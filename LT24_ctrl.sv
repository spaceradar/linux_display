==> flow/design.v <==
module shift_1xN 
#( 
   parameter SHIFT_LENGTH =  32
 )   
 (                       
   reset,
   clk,
   sr_in,
   sr_out
 );
input reset, clk;
input sr_in;
output sr_out;
reg [SHIFT_LENGTH-1:0] sr;
assign sr_out = sr[SHIFT_LENGTH-1];
always@(posedge clk or posedge reset)
begin
  if(reset)
    sr<=1'b0;
  else begin       
    if(SHIFT_LENGTH>1)  
      sr[SHIFT_LENGTH-1:1] <= sr[SHIFT_LENGTH-2:0];
	 sr[0] <= sr_in;
	end
end
endmodule
module lt24_ctrl
(
  input                          clk,
  input                          reset,
  input                          ctrl_write,
  input      [31:0]              ctrl_writedata,
  input                          ctrl_read,
  output reg [31:0]              ctrl_readdata, 
  input      [2:0]               ctrl_address,
  output reg                     ctrl_waitrequest,  
  output wire                    master_read,
  input  wire [31:0]             master_readdata,
  output reg  [31:0]             master_address,
  input  wire                    master_waitrequest,
  input  wire                    master_readdatavalid,
  output wire                    master_burstcount,
  output wire [3:0]              master_byteenable,
  output reg                     lt24_cs_n,
  output reg                     lt24_rs, 
  output reg                     lt24_rd_n,
  output reg                     lt24_wr_n,
  output reg  [15:0]             lt24_data,
  output reg                     lt24_reset_n,
  output reg                     lt24_lcd_on   
);														
localparam ADRR_REG_VIDEO_MEM_ADDR    =3'd0;
localparam ADRR_REG_VIDEO_MEM_SIZE    =3'd1;					
localparam ADRR_REG_REFRESH_RATE      =3'd2;
localparam ADRR_REG_CTRL              =3'd3;	
localparam ADRR_REG_CMD               =3'd4;
localparam ADRR_REG_DATA              =3'd5;
localparam CTRL_REG_RESET             =0;	
localparam CTRL_REG_LCD_ON            =1;	
localparam CTRL_REG_REFRESH_ON        =2;	
enum int unsigned {SM_IDLE              ='h0001,
						 SM_REFRESH_PAUSE     ='h0002, 	
                   SM_REFRESH_START     ='h0004,						 
                   SM_REFRESH_RUN       ='h0008,
                   SM_REFRESH_HOLD      ='h0010
						 } state, next_state;
reg [31:0]   start_address;
reg [31:0]   counter;
reg [31:0]   input_counter;
reg [31:0]   output_counter;
reg [31:0]   video_mem_size;
reg          hi_bit_input_counter_delayed;
reg          ctrl_read_delayed;
reg [31:0]   refresh_rate_timer;
reg [31:0]   refresh_rate;
reg          refresh_on;
reg          refresh_req;
reg [31:0]   fifo_level_in; 
reg [31:0]   fifo_level_out; 
reg          read_ready; 
reg          fifo_read;
reg          lt24_write_n;
wire         lt24_write_n_delayed;
wire         fifo_up_level_in=fifo_level_in>32;
wire         fifo_bottom_level_in=fifo_level_in<16;
wire         fifo_out_not_empty=|fifo_level_out;
wire [15:0]  fifo_data_out;
fifo fifo_ins(
     .aclr ( reset ),
     .data(master_readdata),
     .rdclk(clk),
     .rdreq(~lt24_write_n),
     .wrclk(clk),
     .wrreq(master_readdatavalid),
     .q(fifo_data_out)
);
shift_1xN #(5) lt24_wr_n_del(
     .clk(clk),
     .reset(reset),
     .sr_in(lt24_write_n),
     .sr_out(lt24_write_n_delayed)
); 
assign master_burstcount=1'b1;
assign master_byteenable=4'hF; 
always @(posedge clk, posedge reset)
if(reset)
  start_address<=32'h0000_0000;
else
  if(ctrl_write & (ctrl_address==ADRR_REG_VIDEO_MEM_ADDR))
	 start_address<=ctrl_writedata;
assign master_read=~counter[31] & read_ready;		
always @(posedge clk)
hi_bit_input_counter_delayed<=input_counter[31];	
always @(posedge clk, posedge reset)
if(reset)
  counter<=32'hFFFF_FFFF;
else
  if(state==SM_REFRESH_START)
	 counter<=video_mem_size;
  else
    if(master_read & ~master_waitrequest)
      counter<=counter-32'd1;
always @(posedge clk, posedge reset)
if(reset)
  read_ready<=1'b0;
else
  if(state==SM_REFRESH_RUN) 
    if(fifo_up_level_in)
      read_ready<=1'b0;
    else
      read_ready<=(master_read | fifo_bottom_level_in);
always @(posedge clk, posedge reset)
if(reset)
  fifo_level_in<=32'd0;
else		
  case( {master_read & ~master_waitrequest, fifo_out_not_empty & ~lt24_write_n} )
    2'b01 : fifo_level_in<=fifo_level_in - 32'd1;
    2'b10 : fifo_level_in<=fifo_level_in + 32'd2;
    2'b11 : fifo_level_in<=fifo_level_in + 32'd1;
  endcase
always @(posedge clk, posedge reset)
if(reset)
  fifo_level_out<=32'd0;
else		
  case( {master_readdatavalid, fifo_out_not_empty & ~lt24_write_n} )
    2'b01 : fifo_level_out<=fifo_level_out - 32'd1;
    2'b10 : fifo_level_out<=fifo_level_out + 32'd2;
    2'b11 : fifo_level_out<=fifo_level_out + 32'd1;
  endcase
always @(posedge clk, posedge reset)
if(reset)
  input_counter<=32'hFFFF_FFFF;
else
  if(state==SM_REFRESH_START)
    input_counter<=video_mem_size;
  else
    if(master_readdatavalid)
      input_counter<=input_counter-32'd1;	
always @(posedge clk, posedge reset)
if(reset)
  output_counter<=32'hFFFF_FFFF;
else
  if(state==SM_REFRESH_START)
	 output_counter<={video_mem_size[30:0],1'b1};
  else
    if(~lt24_write_n_delayed)
      output_counter<=output_counter-32'd1;							
always @(posedge clk, posedge reset)
if(reset)
  video_mem_size<=32'hFFFF_FFFF;
else
  if(ctrl_write & (ctrl_address==ADRR_REG_VIDEO_MEM_SIZE))
	 video_mem_size<=ctrl_writedata;
always @(posedge clk, posedge reset)
if(reset)
  master_address<=32'h0000_0000;
else
  if(state==SM_REFRESH_START)
    master_address<=start_address;
  else  
    if(master_read & ~master_waitrequest)
      master_address<=master_address +32'd4;  
always @(posedge clk)
  ctrl_waitrequest<=1'b0;
always @(posedge clk)
if(state==SM_REFRESH_START)
  refresh_rate_timer<=refresh_rate;
else
  refresh_rate_timer<=refresh_rate_timer-32'd1;
always @(posedge clk)
  ctrl_read_delayed<=ctrl_read;
always @(posedge clk)
ctrl_readdata<=32'hFFFF_FFFF;
always @(posedge clk, posedge reset)
if(reset)
  refresh_on<=1'b0;
else
  if(ctrl_write & (ctrl_address==ADRR_REG_CTRL))
    refresh_on<=ctrl_writedata[CTRL_REG_REFRESH_ON];
always @(posedge clk, posedge reset)
if(reset)
  refresh_rate<=1'b0;
else
  if(ctrl_write & (ctrl_address==ADRR_REG_REFRESH_RATE))
    refresh_rate<=ctrl_writedata;
always @(posedge clk, posedge reset)
if(reset)
  refresh_req<=1'b0;
else
  if((refresh_rate_timer==32'h0000_0000) & refresh_on)
    refresh_req<=1'b1;
  else
    if(state==SM_REFRESH_START)
      refresh_req<=1'b0;
always @(posedge clk, posedge reset)
if(reset)
  lt24_reset_n<=1'b0;
else
  if(ctrl_write & (ctrl_address==ADRR_REG_CTRL))
    lt24_reset_n<=~ctrl_writedata[CTRL_REG_RESET];
always @(posedge clk, posedge reset)
if(reset)
  lt24_lcd_on<=1'b0;
else
  if(ctrl_write & (ctrl_address==ADRR_REG_CTRL))
    lt24_lcd_on<=ctrl_writedata[CTRL_REG_LCD_ON];
always @(posedge clk, posedge reset)
if(reset)
  lt24_cs_n<=1'b1;
else
  if((state==SM_IDLE) || (state==SM_REFRESH_HOLD))
    lt24_cs_n<=~(ctrl_write & ((ctrl_address==ADRR_REG_CMD)|(ctrl_address==ADRR_REG_DATA)));
  else
    lt24_cs_n<=lt24_write_n_delayed;
always @(posedge clk)
if((state==SM_IDLE) || (state==SM_REFRESH_HOLD))
  lt24_rs<=(ctrl_address==ADRR_REG_DATA);
else
  lt24_rs<=1'b1;
always @(posedge clk)
  lt24_rd_n<=1'b1;
always @(posedge clk, posedge reset)
if(reset)
  lt24_wr_n<=1'b1;
else
  if((state==SM_IDLE) || (state==SM_REFRESH_HOLD))
    lt24_wr_n<=~(ctrl_write & ((ctrl_address==ADRR_REG_CMD)|(ctrl_address==ADRR_REG_DATA)));
  else
    lt24_wr_n<=lt24_write_n_delayed;
always @(posedge clk, posedge reset)
if(reset)
  lt24_data<=16'h0000;
else
  if((state==SM_IDLE) || (state==SM_REFRESH_HOLD))
    lt24_data<=ctrl_writedata[15:0];
  else
    lt24_data<=fifo_data_out;
always @(posedge clk, posedge reset)
if(reset)
  lt24_write_n<=1'b1;
else
  if(fifo_out_not_empty)
    lt24_write_n<=~lt24_write_n;
  else
    lt24_write_n<=1'b1;
always_ff @(posedge clk, posedge reset)
if(reset)     
  state<=SM_IDLE;
else
  state<= next_state;
always_comb
unique case (state) 
    SM_IDLE          : if(refresh_on)
                         next_state=SM_REFRESH_START;
                       else
                         next_state=SM_IDLE;  
    SM_REFRESH_START : next_state=SM_REFRESH_RUN; 
    SM_REFRESH_RUN   : if(output_counter[31])
                         next_state=SM_REFRESH_PAUSE; 	 
                       else
                         next_state=SM_REFRESH_RUN;  
    SM_REFRESH_PAUSE : if(!refresh_on)
                         next_state=SM_IDLE;							 
                       else		 
                         if(refresh_req)
                           next_state=SM_REFRESH_START;
                         else
                           next_state=SM_REFRESH_PAUSE;
    SM_REFRESH_HOLD  : next_state=SM_REFRESH_HOLD;
    default          : next_state=SM_IDLE;             
  endcase	 
endmodule
* From RTL to reports: shift_1xN
What the tools print for shift_1xN, step after step.
Line numbers count from 1 in the design file above.
Operators: Yosys type, input widths -> output width; for muxes data width and select width s.
Library cell names are shortened.
The mark - stands for no value.
- Top module :: shift_1xN
- Clock :: clk
- Cell library :: sky130hd
- Timing corner :: tt_025C_1v80

* Word-level counts
Counts by Yosys on the flattened word-level netlist (proc, flatten, opt, wreduce; memories kept). Register bits leave out memories and registers merged into their read ports (data or address); mux counts leave out enables and synchronous resets folded into registers. Print and check cells are left out. Cells with the same type and inputs are merged into one.
- Output and inout port bits :: 1
- Input port bits :: 3
- Elaborated cells :: 1
- Flip-flop bits (word level) :: 32

* Longest topological paths
Longest topological path by Yosys (ltp), each cell counted once; first at word level (registers and memories cut), then after technology mapping (sequential cells cut; the memories' decode and read muxes count).
- Word-level depth :: 0
- ABC_AREA :: 0
- Gate-level depth with buffers :: 1
- Depth with buffers taken out :: 1

* Netlist
The flow's flattened synthesis, as Yosys stat reports it; memories are mapped. The netlist is that of the ABC_AREA named above (0 if unset); the other value can give another one.
The area totals of this step are shown rounded.
- Flip-flops :: 32
- Buffer cells :: 0
- Sequential part of the area :: 801 um2
- Standard cells after synthesis :: 33
- Synthesis area :: 805 um2
** Cell types
- dfrtp_1 :: number 32, area in all 800.768 um2
- inv_1 :: number 1, area in all 3.754 um2

* Timing after synthesis
Path of least setup slack by OpenSTA after synthesis, without wires, with an ideal clock, recovery checks aside; 20% of the period is set as input and as output delay. Where synthesis merged equal registers, the netlist keeps one of their names.
- Path kind :: register to output
- Start point :: register sr[31]
- End point :: output sr_out
- Path slack :: 60 ps
- External output delay :: 109 ps
- Data required time :: 436 ps
- Buffers on the path :: 0
- Launch time at the first pin :: 0 ps
- Stages :: 1
- Period :: 545 ps
- Path delay :: 376 ps
- Data arrival time :: 376 ps
- Period reached after synthesis :: 485 ps
"path delay" is the arrival time less input delay plus setup time.
A path that ends at an output port has no setup time.
"stages": output pins that drive a net of the path, with the launching flip-flop's if there is one; two outputs of one cell count as two.
"period reached after synthesis" is the clock period less the worst setup slack; recovery checks do not enter. This is arithmetic on one report: input and output delays are still those of the set period (20% each).
- Path through :: dfrtp_1
- Cells in the longest elaborated chain :: 0
- Elaborated cells between the ends (all ways) :: 0
- RTL lines with such cells :: 0
** RTL lines, path after synthesis
- start: declaration :: RTL line 14 : reg [SHIFT_LENGTH-1:0] sr;
- start: assignment :: RTL line 19 : sr<=1'b0;
- start: assignment :: RTL line 22 : sr[SHIFT_LENGTH-1:1] <= sr[SHIFT_LENGTH-2:0];
- end: declaration :: RTL line 13 : output sr_out;

* Timing after layout
Path of least setup slack in the final report of job 1 (OpenROAD, finished layout, wires in). Where an end is a register, its clock arrival counts in the times.
The path's times are printed in steps of 10 ps; the period is the one set.
- Path kind :: register to output
- Start point :: register sr[31]
- End point :: output sr_out
- Path slack :: -400 ps
- Data arrival time :: 790 ps
- Data required time :: 380 ps
- Buffers on the path :: 1
- Stages :: 2
- Launch time at the first pin :: 300 ps
- Period :: 481 ps
- External output delay :: 100 ps
- Path through :: dfrtp_1 > buf_2
- Cells in the longest elaborated chain :: 0
- Elaborated cells between the ends (all ways) :: 0
- RTL lines with such cells :: 0
** RTL lines, path post-layout
- start: declaration :: RTL line 14 : reg [SHIFT_LENGTH-1:0] sr;
- start: assignment :: RTL line 19 : sr<=1'b0;
- start: assignment :: RTL line 22 : sr[SHIFT_LENGTH-1:1] <= sr[SHIFT_LENGTH-2:0];
- end: declaration :: RTL line 13 : output sr_out;

Appendix: measured runs

Flow measurements of shift_1xN on sky130hd: 2 stored runs with different settings, listed in no order. Input and output delays are each 20% of the period that was set; the output load is 0.01 pF.
"achieved clock period" is the run's clock period less its worst setup slack. It is reckoned from that one timing run; input and output delays stay at 20% of the period that was set.
By "worst setup path time" is meant the share of the clock period that the worst setup path is allowed (20% is reserved at inputs, 20% at outputs), minus its slack. Clock arrival times at its registers enter into it.
"power consumption" is the tool's figure for a default switching activity; nothing was simulated.
"worst setup path time" is given in steps of 10 ps.
The results are shown rounded.

** Job 1
- Settings :: period_ns=0.481; CORE_UTILIZATION=51; CAP_MARGIN=20; CORE_MARGIN=2; SLEW_MARGIN=20
- Worst slack on setup checks :: -404 ps
- Standard-cell area after layout :: 988 um2
- Total negative slack :: -447 ps
- Worst setup path time :: 790 ps
- Worst setup path kind :: register to output
- Overall die area :: 1910 um2
- Power consumption :: 5.15 mW
- Cell area after synthesis :: 805 um2
- Achieved clock period :: 885 ps
- Post-layout utilization :: 66.4 %

** Job 2
- Settings :: period_ns=0.707; CORE_UTILIZATION=45; PLACE_DENSITY=0.93; CORE_ASPECT_RATIO=1.43; CELL_PAD_IN_SITES_GLOBAL_PLACEMENT=1; CELL_PAD_IN_SITES_DETAIL_PLACEMENT=0; CTS_CLUSTER_DIAMETER=388; CAP_MARGIN=15; MIN_ROUTING_LAYER=met1; CORE_MARGIN=2; SLEW_MARGIN=20
- Post-layout utilization :: 54.8 %
- Overall die area :: 2150 um2
- Total negative slack :: -246 ps
- Standard-cell area after layout :: 937 um2
- Achieved clock period :: 953 ps
- Worst slack on setup checks :: -246 ps
- Cell area after synthesis :: 805 um2
- Worst setup path time :: 810 ps
- Worst setup path kind :: register to output
- Power consumption :: 3.01 mW
